==> flow/design.v <==
module double_to_sig16b(
	sampling_cycle_counter,
	clk_operation,
	rst,
	enable,		
	double,
		sig16b
);
input [12:0] sampling_cycle_counter;
input clk_operation,rst,enable;
input [64-1:0] double;
output [16-1:0] sig16b;
wire [52:0] double_amp_shift;
reg [52:0] double_amp_unshift;
reg [10:0] double_exponent;
reg sig16b_sign;
wire [10:0] read_double_exp;
always @(posedge clk_operation) begin
		if (rst) begin
			double_amp_unshift <= 0;
	      		double_exponent <= 0;
		end
		else if (enable) begin 
			sig16b_sign <= double[63];
			if (read_double_exp[10] == 1) begin               
				double_amp_unshift <= 0;    
				double_exponent <= 0;
			end 
			else begin
				if (read_double_exp > 15) begin
					double_amp_unshift[52:38] <= 15'b111111111111111;    
					double_exponent <= 15;
				end
				else begin 
					double_amp_unshift[52] <= 1;
					double_amp_unshift[51:0] <= double[51:0];  
					double_exponent <= read_double_exp;     
				end
			end
		end
end
assign read_double_exp = double[62:52] - 1023;
assign double_amp_shift = double_amp_unshift >> (15 - double_exponent);
assign sig16b[14:0] = double_amp_shift[52:38];
assign sig16b[15] = sig16b_sign;
endmodule  
### Tool chain data of double_to_sig16b

Tool output for the design above, in the order of the flow.
Line numbers count from 1 in the design file above.
Operators carry their Yosys type and port widths (W data, S select, Z words).
Cell names lack the library's common part.
The mark n/a stands for no value.

* top: double_to_sig16b
* clock input: clk_operation
* standard-cell library: sky130hd
* timing corner: tt_025C_1v80

### Elaborated design

Source: Yosys, flattened and elaborated, memories not mapped. Widths are those after wreduce. Registers that Yosys merges into a memory's read port (data or address) are not register bits. Print and check cells do not count. Equal cells are merged and count once.

* bits of input ports: 80
* cells after elaboration: 20
* register bits after elaboration: 65
* output and inout port bits: 16

* reduce/logical cells: 2
* shift-type cells: 1
* mux-type cells: 7
* bitwise operators: 1
* add/sub/neg operators: 2
* eq/ne operators: 1
* magnitude comparators: 1

Operators with widths (number)
* $mux W38: 2
* $shr A53 B32 Y53: 1
* $mux W14: 2
* $mux W10: 2
* $sub A4 B11 Y12 const A: 1
* $sub A11 B10 Y11 const B: 1
* $gt A11 B4 Y1 const B: 1
* $reduce_and A2 Y1: 2
* $ne A2 B1 Y1 const B: 1
* $not A1 Y1: 1
* $mux W1: 1

### Logic depth

Yosys ltp: most cells in a row. Word level: on the elaborated netlist, between registers, memories and ports. Mapped: between sequential cells and ports; inverters and the memories' decode and read muxes count.

* depth in word-level cells: 4
* ABC_AREA: 0
* mapped depth: 8
* depth with buffers taken out: 7

### Synthesis result

Source: synth_stat.txt of the flow (Yosys; design flattened, memories mapped). It holds for the ABC_AREA given above (unset counts as 0); a run with the other value may have another netlist.

Cells by type
* dfxtp_1: number 25, area in all 500.48 µm²
* o221a_1: number 15, area in all 168.912 µm²
* mux2i_1: number 13, area in all 130.125 µm²
* mux2_2: number 11, area in all 123.869 µm²
* mux4_2: number 3, area in all 67.565 µm²
* nand2_1: number 17, area in all 63.811 µm²
* nor2_1: number 17, area in all 63.811 µm²
* ha_1: number 3, area in all 37.536 µm²
* nor2b_1: number 6, area in all 37.536 µm²
* buf_6: number 3, area in all 33.782 µm²
* clkbuf_1: number 9, area in all 33.782 µm²
* o221a_2: number 3, area in all 33.782 µm²
* and2_1: number 5, area in all 31.28 µm²
* a211oi_1: number 4, area in all 30.029 µm²
* edfxtp_1: number 1, area in all 30.029 µm²
* inv_1: number 8, area in all 30.029 µm²
* a221oi_4: number 1, area in all 26.275 µm²
* o21ai_0: number 5, area in all 25.024 µm²

Not listed: further types 30, cells in them 48.

* flip-flop cells: 26
* sequential area: 530.5 µm²
* cell area after synthesis: 1841.8 µm²
* buffers: 15
* cells in the netlist: 197

### Timing after synthesis

Path of least setup slack by OpenSTA after synthesis, without wires, with an ideal clock, recovery checks aside; 20% of the period is set as input and as output delay. Where synthesis merged equal registers, the netlist keeps one of their names.

* kind: register -> output
* start point: register double_exponent[0]
* end point: output sig16b[1]
* external output delay: 0.754 ns
* clock period: 3.77 ns
* driving pins on the path: 6
* path buffers: 2
* path delay: 1.740 ns
* launch time at the first pin: 0.000 ns
* arrival: 1.740 ns
* path slack: 1.276 ns
* required time: 3.016 ns
* synthesis period reached: 2.494 ns

"path delay" is the arrival time less input delay plus setup time.
A path that ends at an output port has no setup time.
"driving pins on the path" counts driving pins, that of a launching flip-flop among them; a cell with two outputs on the path counts twice.
"synthesis period reached" is the clock period less the worst setup slack; recovery checks do not enter. This is arithmetic on one report: input and output delays are still those of the set period (20% each).
The rows between start and end are the longest chain of elaborated cells between them; the timing report does not say that the signal goes this way. Where chains are equally long, one stands for them.
Each line given opens the expression or statement behind the cell; cells for indexed reads and writes are added by Yosys, which also makes memories of some case tables.
A register here has more assigning lines than the two given.

* cell sequence: dfxtp_1 buf_2 inv_1 clkbuf_1 mux4_2 a211oi_1
* length of the longest elaborated chain: 2
* elaborated cells between the ends (all ways): 2
* RTL lines with such cells: 1
* those cells by class: add/sub (1); shift (1)

RTL lines, path after synthesis
* from (decl): line 15 `reg [10:0] double_exponent;`
* from (assign): line 21 `double_exponent <= 0;`
* from (assign): line 37 `double_exponent <= read_double_exp;`
* $sub A4 B11 Y12: line 43 `assign double_amp_shift = double_amp_unshift >> (15 - double_exponent);`
* $shr A53 B32 Y53: line 43
* to (decl): line 12 `output [16-1:0] sig16b;`

Data sheet: physical implementation of double_to_sig16b

Stored flow runs of double_to_sig16b (2 of them; Yosys, OpenROAD, sky130hd). They differ in their settings and are not a sequence. Constraints: input delay and output delay 20% of the set period each, output load 0.01 pF.

### Entry A

==> flow/run.sh <==
#!/bin/bash
# the make line also repeats the synthesis and layout settings of config.mk as NAME=value (left out here)
make -C /OpenROAD-flow-scripts/flow DESIGN_CONFIG=/design/flow/config.mk WORK_HOME=/design/flow/orfs CLKGATE_MAP_FILE= finish
==> flow/config.mk <==
export PLATFORM = sky130hd
export DESIGN_NAME = double_to_sig16b
export DESIGN_NICKNAME = double_to_sig16b
export VERILOG_FILES = /design/flow/design.v
export SDC_FILE = /design/flow/constraint.sdc
export NUM_CORES = 4
export LEC_CHECK = 0
export CAP_MARGIN = 5
export CELL_PAD_IN_SITES_GLOBAL_PLACEMENT = 1
export CORE_ASPECT_RATIO = 0.61
export CORE_MARGIN = 2
export CORE_UTILIZATION = 69
export PLACE_DENSITY = 0.94
export SLEW_MARGIN = 20
==> flow/constraint.sdc <==
create_clock -name core_clock -period 2.67 [get_ports {clk_operation}]
set_input_delay 0.5340 -clock core_clock [delete_from_list [all_inputs] [get_ports {clk_operation}]]
set_output_delay 0.5340 -clock core_clock [all_outputs]
set_load 0.01 [all_outputs]

Outcome of entry A: not finished: placement ended with error GPL-0301

### Entry B

==> flow/run.sh <==
#!/bin/bash
# the make line also repeats the synthesis and layout settings of config.mk as NAME=value (left out here)
make -C /OpenROAD-flow-scripts/flow DESIGN_CONFIG=/design/flow/config.mk WORK_HOME=/design/flow/orfs CLKGATE_MAP_FILE= finish
==> flow/config.mk <==
export PLATFORM = sky130hd
export DESIGN_NAME = double_to_sig16b
export DESIGN_NICKNAME = double_to_sig16b
export VERILOG_FILES = /design/flow/design.v
export SDC_FILE = /design/flow/constraint.sdc
export NUM_CORES = 4
export LEC_CHECK = 0
export CAP_MARGIN = 0
export CELL_PAD_IN_SITES_DETAIL_PLACEMENT = 0
export CELL_PAD_IN_SITES_GLOBAL_PLACEMENT = 2
export CORE_ASPECT_RATIO = 1.06
export CORE_MARGIN = 2
export CORE_UTILIZATION = 48
export CTS_CLUSTER_SIZE = 69
export GPL_TIMING_DRIVEN = 1
export MAX_ROUTING_LAYER = met5
export PLACE_DENSITY = 0.85
export SETUP_SLACK_MARGIN = 0.44
export SLEW_MARGIN = 10
export TNS_END_PERCENT = 5
==> flow/constraint.sdc <==
create_clock -name core_clock -period 2.17 [get_ports {clk_operation}]
set_input_delay 0.4340 -clock core_clock [delete_from_list [all_inputs] [get_ports {clk_operation}]]
set_output_delay 0.4340 -clock core_clock [all_outputs]
set_load 0.01 [all_outputs]

Outcome of entry B: not finished: placement ended with error GPL-0301
